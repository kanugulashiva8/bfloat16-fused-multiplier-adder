==> flow/design.v <==
module add(input [15:0]c,input [15:0]mul, output [15:0]fma);
reg [8:0]z;
reg [8:0]exp;
reg s;
reg [8:0] d;
reg [15:0] mul1,c1;
wire flag;
reg [7:0] sig_c;
reg [7:0] sig_mul;
always@(*)
begin
    mul1=mul;
    c1=c;
        if(c1[14:7]>mul1[14:7])begin
            s=c1[15];
            d=c1[14:7]-mul1[14:7];
            sig_mul = {1'b1, mul1[6:0]}>>d;
            sig_c = {1'b1, c1[6:0]}; 
        end
        else if(mul1[14:7]>c1[14:7])begin
            s=mul1[15];
            d=mul1[14:7]-c1[14:7];
            sig_c = {1'b1, c1[6:0]}>>d;
            sig_mul = {1'b1, mul1[6:0]};
        end
        else begin
                if(c1[6:0]>mul1[6:0])
                begin
                   s=c1[15];
                   sig_c = {1'b1, c1[6:0]};
                   sig_mul = {1'b1, mul1[6:0]};
                end
                else if(mul1[14:7]>c1[14:7])
                begin
                   s=mul1[15];
                   sig_c = {1'b1, c1[6:0]};
                   sig_mul = {1'b1, mul1[6:0]};
                end
                else 
                begin 
                   s=1'b0;
                   sig_c = {1'b1, c1[6:0]};
                   sig_mul = {1'b1, mul1[6:0]};
                end 
        end
    if(c1[15]^mul1[15])
    begin
        if(c1[15]) z = (~sig_c)+sig_mul+1'b1;
        else z= (~sig_mul)+sig_c+1'b1;
    end
    else
    begin
        z = sig_mul + sig_c;
    end
    if(c1[14:7]>=mul1[14:7]) exp = c1[14:7];
    else exp=mul1[14:7]; 
    if(z[8] && (c1[15]^~mul1[15]))
    begin
        exp=exp+1;
        z[6:0] = z[7:1];
    end
end
assign flag= exp[8] ? 1'b1 : 1'b0;
assign fma = {s,exp[7:0],z[6:0]};
endmodule
module multiply(input [15:0]a, input[15:0]b, output [15:0]mul);
wire [13:0]p1;
wire [7:0]temp;
wire [14:0]temp2;
assign p1[13:0]= a[6:0] * b[6:0];
assign temp[7:0] = a[6:0] + b[6:0];
assign flag1 = temp[7];
assign temp2[14:0] = {temp[6:0],7'b0000000} + p1;
assign flag2 = temp2[14];
assign mul[6:0] = (flag1|flag2) ? {(flag1&flag2), temp2[13:8]} : temp2[13:7] ;
assign mul[15] = a[15]^b[15];
assign mul[14:7] = a[14:7] + b[14:7]+ (flag1|flag2);
endmodule
`timescale 1ns / 1ps
module seg7_driver(
    input clk_100MHz,
    input reset,
    input dm_write,
    input [15:0] data_in,
    output reg [0:6] seg,        
    output reg [3:0] digit      
    );
    parameter ZERO  = 7'b000_0001;   
    parameter ONE   = 7'b100_1111;   
    parameter TWO   = 7'b001_0010;   
    parameter THREE = 7'b000_0110;   
    parameter FOUR  = 7'b100_1100;   
    parameter FIVE  = 7'b010_0100;   
    parameter SIX   = 7'b010_0000;   
    parameter SEVEN = 7'b000_1111;   
    parameter EIGHT = 7'b000_0000;   
    parameter NINE  = 7'b000_0100;   
    parameter A     = 7'b000_1000;   
    parameter B     = 7'b110_0000;   
    parameter C     = 7'b011_0001;   
    parameter D     = 7'b100_0010;   
    parameter E     = 7'b011_0000;   
    parameter F     = 7'b011_1000;   
    reg [1:0] digit_select;      
    reg [16:0] digit_timer;      
    reg [15:0] displayed_data;
  always @(posedge clk_100MHz or posedge reset)
    begin
        if(reset==1)
            displayed_data <= 0;
        else if (dm_write==1)
            displayed_data <= data_in;
    end
    always @(posedge clk_100MHz or posedge reset) begin
        if(reset) begin
            digit_select <= 0;
            digit_timer <= 0; 
        end
        else                                         
            if(digit_timer == 99_999) begin          
                digit_timer <= 0;                    
                digit_select <=  digit_select + 1;
            end
            else
                digit_timer <=  digit_timer + 1;
    end
    always @(digit_select) begin
        case(digit_select) 
            2'b00 : digit = 4'b1110;    
            2'b01 : digit = 4'b1101;    
            2'b10 : digit = 4'b1011;    
            2'b11 : digit = 4'b0111;    
        endcase
    end
    always @*
        case(digit_select)
            2'b00 : begin        
                        case(displayed_data[3:0])
                            4'b0000 : seg = ZERO;
                            4'b0001 : seg = ONE;
                            4'b0010 : seg = TWO;
                            4'b0011 : seg = THREE;
                            4'b0100 : seg = FOUR;
                            4'b0101 : seg = FIVE;
                            4'b0110 : seg = SIX;
                            4'b0111 : seg = SEVEN;
                            4'b1000 : seg = EIGHT;
                            4'b1001 : seg = NINE;
                            4'b1010 : seg = A;
                            4'b1011 : seg = B;
                            4'b1100 : seg = C;
                            4'b1101 : seg = D;
                            4'b1110 : seg = E;
                            4'b1111 : seg = F;                       
                          endcase
                    end
            2'b01 : begin        
                        case(displayed_data[7:4])
                            4'b0000 : seg = ZERO;
                            4'b0001 : seg = ONE;
                            4'b0010 : seg = TWO;
                            4'b0011 : seg = THREE;
                            4'b0100 : seg = FOUR;
                            4'b0101 : seg = FIVE;
                            4'b0110 : seg = SIX;
                            4'b0111 : seg = SEVEN;
                            4'b1000 : seg = EIGHT;
                            4'b1001 : seg = NINE;
                            4'b1010 : seg = A;
                            4'b1011 : seg = B;
                            4'b1100 : seg = C;
                            4'b1101 : seg = D;
                            4'b1110 : seg = E;
                            4'b1111 : seg = F; 
                        endcase
                    end
            2'b10 : begin        
                        case(displayed_data[11:8])
                            4'b0000 : seg = ZERO;
                            4'b0001 : seg = ONE;
                            4'b0010 : seg = TWO;
                            4'b0011 : seg = THREE;
                            4'b0100 : seg = FOUR;
                            4'b0101 : seg = FIVE;
                            4'b0110 : seg = SIX;
                            4'b0111 : seg = SEVEN;
                            4'b1000 : seg = EIGHT;
                            4'b1001 : seg = NINE;
                            4'b1010 : seg = A;
                            4'b1011 : seg = B;
                            4'b1100 : seg = C;
                            4'b1101 : seg = D;
                            4'b1110 : seg = E;
                            4'b1111 : seg = F; 
                        endcase
                    end
            2'b11 : begin        
                        case(displayed_data[15:12])
                            4'b0000 : seg = ZERO;
                            4'b0001 : seg = ONE;
                            4'b0010 : seg = TWO;
                            4'b0011 : seg = THREE;
                            4'b0100 : seg = FOUR;
                            4'b0101 : seg = FIVE;
                            4'b0110 : seg = SIX;
                            4'b0111 : seg = SEVEN;
                            4'b1000 : seg = EIGHT;
                            4'b1001 : seg = NINE;
                            4'b1010 : seg = A;
                            4'b1011 : seg = B;
                            4'b1100 : seg = C;
                            4'b1101 : seg = D;
                            4'b1110 : seg = E;
                            4'b1111 : seg = F; 
                        endcase
                    end
        endcase
endmodule
module top(clk,reset,dm_write,LED_out,Anode_Activate);
input clk;
input reset,dm_write;
output wire [0:6] LED_out;    
output wire [3:0] Anode_Activate;
wire [15:0] mul;
wire [15:0] a,b,c;
wire [15:0] fma;
assign a = 16'b0100101110110100;
assign b = 16'b1000101101101110;
assign c = 16'b1101011110110111;
multiply multiplier(a,b,mul);
add adder(c,mul,fma);
seg7_driver fpga(clk,reset,dm_write,fma,LED_out,Anode_Activate);
endmodule
== From RTL to reports: top ==
The steps from the RTL of top to its reports follow in flow order.
Line numbers count from 1 in the design file above.
Library cell names are shortened.
Not given: --

* Design top: top
* Clock port: clk
* Library: sky130hd
* Timing corner: tt_025C_1v80

== Word-level counts ==
Counts by Yosys on the flattened word-level netlist (proc, flatten, opt, wreduce; memories kept). Register bits leave out memories and registers merged into their read ports (data or address); mux counts leave out enables and synchronous resets folded into registers. Print and check cells are left out.
Yosys's memory passes give these memory sizes; they may raise the number of words (mostly to a power of two), join words into wider ones and drop unused or constant bits.

* Register bits: 20
* Bits in read-only memories: 448
* Memories kept: 4
* Output and inout port bits: 11
* Elaborated cells: 17

{| class="wikitable"
|+ Memories
! name !! depth !! width !! read ports !! write ports !! RTL line !! text
|-
| (name not given) || 16 || 7 || 1 || 0 || 138 || <nowiki>case(displayed_data[3:0])</nowiki>
|-
| (name not given) || 16 || 7 || 1 || 0 || 158 || <nowiki>case(displayed_data[7:4])</nowiki>
|-
| (name not given) || 16 || 7 || 1 || 0 || 178 || <nowiki>case(displayed_data[11:8])</nowiki>
|-
| (name not given) || 16 || 7 || 1 || 0 || 198 || <nowiki>case(displayed_data[15:12])</nowiki>
|}

* Add/sub/neg operators: 2
* Equality and inequality tests: 4
* Multiplexer cells: 3
* Reductions and logical operators: 1

{| class="wikitable"
|+ Operators with widths
! cell !! count
|-
| 7-bit parallel mux with 4-bit select || 1
|-
| 17-bit by 1-bit adder with 17-bit output with constant B || 1
|-
| 17-bit equality test with constant B || 1
|-
| 17-bit 2-to-1 mux || 1
|-
| 4-bit parallel mux with 4-bit select || 1
|-
| 2-bit equality test with constant B || 2
|-
| 2-bit by 1-bit adder with 2-bit output with constant B || 1
|-
| 2-bit by 1-bit equality test with 1-bit output with constant B || 1
|-
| 2-bit zero test || 1
|}

== Depth ==
Yosys ltp: most cells in a row. Word level: on the elaborated netlist, between registers, memories and ports. Mapped: between sequential cells and ports; inverters and the memories' decode and read muxes count.

* Depth after elaboration: 2
* ABC_AREA: 0
* Mapped depth: 6
* Mapped depth without buffers: 5

== Synthesis result ==
Yosys stat after the flow's synthesis: flattened, memories mapped to cells. It holds for the ABC_AREA given above (unset counts as 0); a run with the other value may have another netlist.

{| class="wikitable"
|+ Cells by type
! cell type !! count !! total area (um^2)
|-
| dfrtp_1 || 20 || 500.48
|-
| xnor2_1 || 8 || 70.067
|-
| ha_1 || 5 || 62.56
|-
| xor2_1 || 6 || 52.55
|-
| nor2_1 || 12 || 45.043
|-
| inv_1 || 11 || 41.29
|-
| buf_4 || 5 || 37.536
|-
| nand4_1 || 5 || 31.28
|-
| nand3_1 || 5 || 25.024
|-
| or4b_1 || 2 || 20.019
|-
| nand2_1 || 4 || 15.014
|-
| nor4_1 || 2 || 12.512
|-
| nor4_2 || 1 || 12.512
|-
| or2_2 || 2 || 12.512
|-
| or3_1 || 2 || 12.512
|-
| mux2_2 || 1 || 11.261
|-
| nor3_1 || 2 || 10.01
|-
| o21ai_0 || 2 || 10.01
|}

Other cell types: 9; their cells: 9.

* Cell count: 104
* Synthesis area: 0.0010385 mm^2
* Mapped flip-flops: 20

The figures by module come from a second, unflattened synthesis with its own total; it is not the netlist above.

* Cells (unflattened synthesis): 968
* Area (unflattened synthesis): 0.0080315 mm^2

Rows give one instance, submodules left out.

{| class="wikitable"
|+ By module
! module !! instances !! cells !! area (mm^2) !! sequential area (mm^2)
|-
| add || 1 || 378 || 0.0028627 || 0
|-
| seg7_driver || 1 || 303 || 0.0027088 || 0.0008758
|-
| multiply || 1 || 285 || 0.0024524 || 0
|-
| top || 1 || 2 || 0.0000075 || 0
|}

== Worst setup path after synthesis ==
Source: OpenSTA report_checks on the synthesized netlist (no wires, ideal clock, input and output delay 20% of the period each), path of least setup slack; recovery checks are left aside. Register names are those of the netlist, which keeps one name where synthesis merged equal registers.

* Kind: reg2reg
* Start: register fpga.digit_timer[13]
* End: register fpga.digit_select[1]
* Clock period: 1.89 ns
* Library setup time: 0.125 ns
* Time at the first pin: 0.000 ns
* Data arrival time: 1.559 ns
* Data required time: 1.765 ns
* Setup slack: 0.207 ns
* Path delay: 1.684 ns
* Driving pins on the path: 4
* Path buffers: 0
* Synthesis period reached: 1.683 ns

"path delay" = arrival - input delay + setup time.
"driving pins on the path" counts driving pins, that of a launching flip-flop among them; a cell with two outputs on the path counts twice.
"synthesis period reached" = period - worst setup slack (recovery checks aside). The figure is calculated, with input and output delays left at 20% of the set period.
Between the ends stands the longest chain of elaborated cells between them, by number of cells; it is not shown to be the way that was timed. Of several equally long chains one is given.
Each line given opens the expression or statement behind the cell; cells for indexed reads and writes are added by Yosys, which also makes memories of some case tables.
A register here has more assigning lines than the two given.

* Cells stage by stage: dfrtp_1 > or4b_1 > nor4_2 > mux2_2
* Cells in the longest elaborated chain: 1
* Elaborated cells on any way between the ends: 1

{| class="wikitable"
|+ Ends and longest elaborated chain, after synthesis
! item !! RTL line !! text
|-
| start: declaration || 105 || <nowiki>reg [16:0] digit_timer;</nowiki>
|-
| start: assignment || 117 || <nowiki>digit_timer <= 0;</nowiki>
|-
| start: assignment || 125 || <nowiki>digit_timer <=  digit_timer + 1;</nowiki>
|-
| 17-bit equality test || 120 || <nowiki>if(digit_timer == 99_999) begin</nowiki>
|-
| end: assignment || 116 || <nowiki>digit_select <= 0;</nowiki>
|-
| end: assignment || 122 || <nowiki>digit_select <=  digit_select + 1;</nowiki>
|-
| end: declaration || 104 || <nowiki>reg [1:0] digit_select;</nowiki>
|}

== Timing after layout ==
Path of least setup slack in the final report of run 2 (OpenROAD, finished layout, wires in). Where an end is a register, its clock arrival counts in the times.

* Kind: reg2out
* Start: register fpga.digit_select[0]
* End: output port LED_out[6]
* Clock period: 2.79 ns
* Output delay: 0.56 ns
* Time at the first pin: 0.30 ns
* Data arrival time: 1.86 ns
* Data required time: 2.23 ns
* Setup slack: 0.37 ns
* Driving pins on the path: 7
* Path buffers: 1

Between the ends stands the longest chain of elaborated cells between them, by number of cells; it is not shown to be the way that was timed. Of several equally long chains one is given.

* Cells stage by stage: dfrtp_1 > inv_1 > ha_1 > nor2_1 > nand2_1 > o21ai_0 > clkdlybuf4s50_1
* Cells in the longest elaborated chain: 2
* Elaborated cells on any way between the ends: 5

{| class="wikitable"
|+ Ends and longest elaborated chain, post-layout
! item !! RTL line !! text
|-
| start: declaration || 104 || <nowiki>reg [1:0] digit_select;</nowiki>
|-
| start: assignment || 116 || <nowiki>digit_select <= 0;</nowiki>
|-
| start: assignment || 122 || <nowiki>digit_select <=  digit_select + 1;</nowiki>
|-
| 2-bit equality test || 136 || <nowiki>case(digit_select)</nowiki>
|-
| 7-bit parallel mux with 4-bit select || 136 ||
|-
| end: declaration || 222 || <nowiki>output wire [0:6] LED_out;</nowiki>
|}

Module top, platform sky130hd: 2 stored runs of the flow (Yosys, OpenROAD) with differing settings, in no particular order. Input and output delays are each 20% of the period that was set; the output load is 0.01 pF.
"achieved period" is the run's clock period less its worst setup slack. It is reckoned from that one timing run; input and output delays stay at 20% of the period that was set.
"critical setup path time": the worst setup path's part of the clock period (all of it between registers, 20% less for each end at a port) less its slack. A launch clock that arrives late makes it longer, a capture clock that arrives late makes it shorter.
By "power" is meant OpenSTA's value without simulated activity: inputs other than the clock are taken to toggle once in ten clock periods, and the tool carries that through the logic.

=== Run 1 ===
{| class="wikitable"
! Setting !! Value
|-
| period_ns || 1.26
|-
| CORE_UTILIZATION || 60
|-
| SETUP_SLACK_MARGIN || 0.16
|-
| PLACE_DENSITY || 0.95
|-
| HOLD_SLACK_MARGIN || 0.23
|-
| TNS_END_PERCENT || 35
|-
| GPL_TIMING_DRIVEN || 1
|-
| GPL_ROUTABILITY_DRIVEN || 0
|-
| SLEW_MARGIN || 15
|-
| CAP_MARGIN || 20
|-
| CORE_MARGIN || 2
|}
No results, routing failed with DPL-0033.

=== Run 2 ===
{| class="wikitable"
! Setting !! Value
|-
| period_ns || 2.79
|-
| CAP_MARGIN || 20
|-
| CORE_MARGIN || 2
|-
| CORE_UTILIZATION || 40
|-
| SLEW_MARGIN || 20
|-
! Result !! Value
|-
| Chip area in the Yosys report || 0.0010385 mm^2
|-
| Overall die area || 0.0030201 mm^2
|-
| Standard-cell area of the final layout || 0.0012037 mm^2
|-
| Utilization of the finished layout || 48.6 %
|-
| Lowest setup slack || 0.373 ns
|-
| Summed negative setup slack || 0.000 ns
|-
| Worst hold slack || 0.489 ns
|-
| Power || 0.4673 mW
|-
| Achieved period || 2.417 ns
|-
| Critical setup path time || 1.86 ns
|-
| Worst setup path type || reg2out
|}
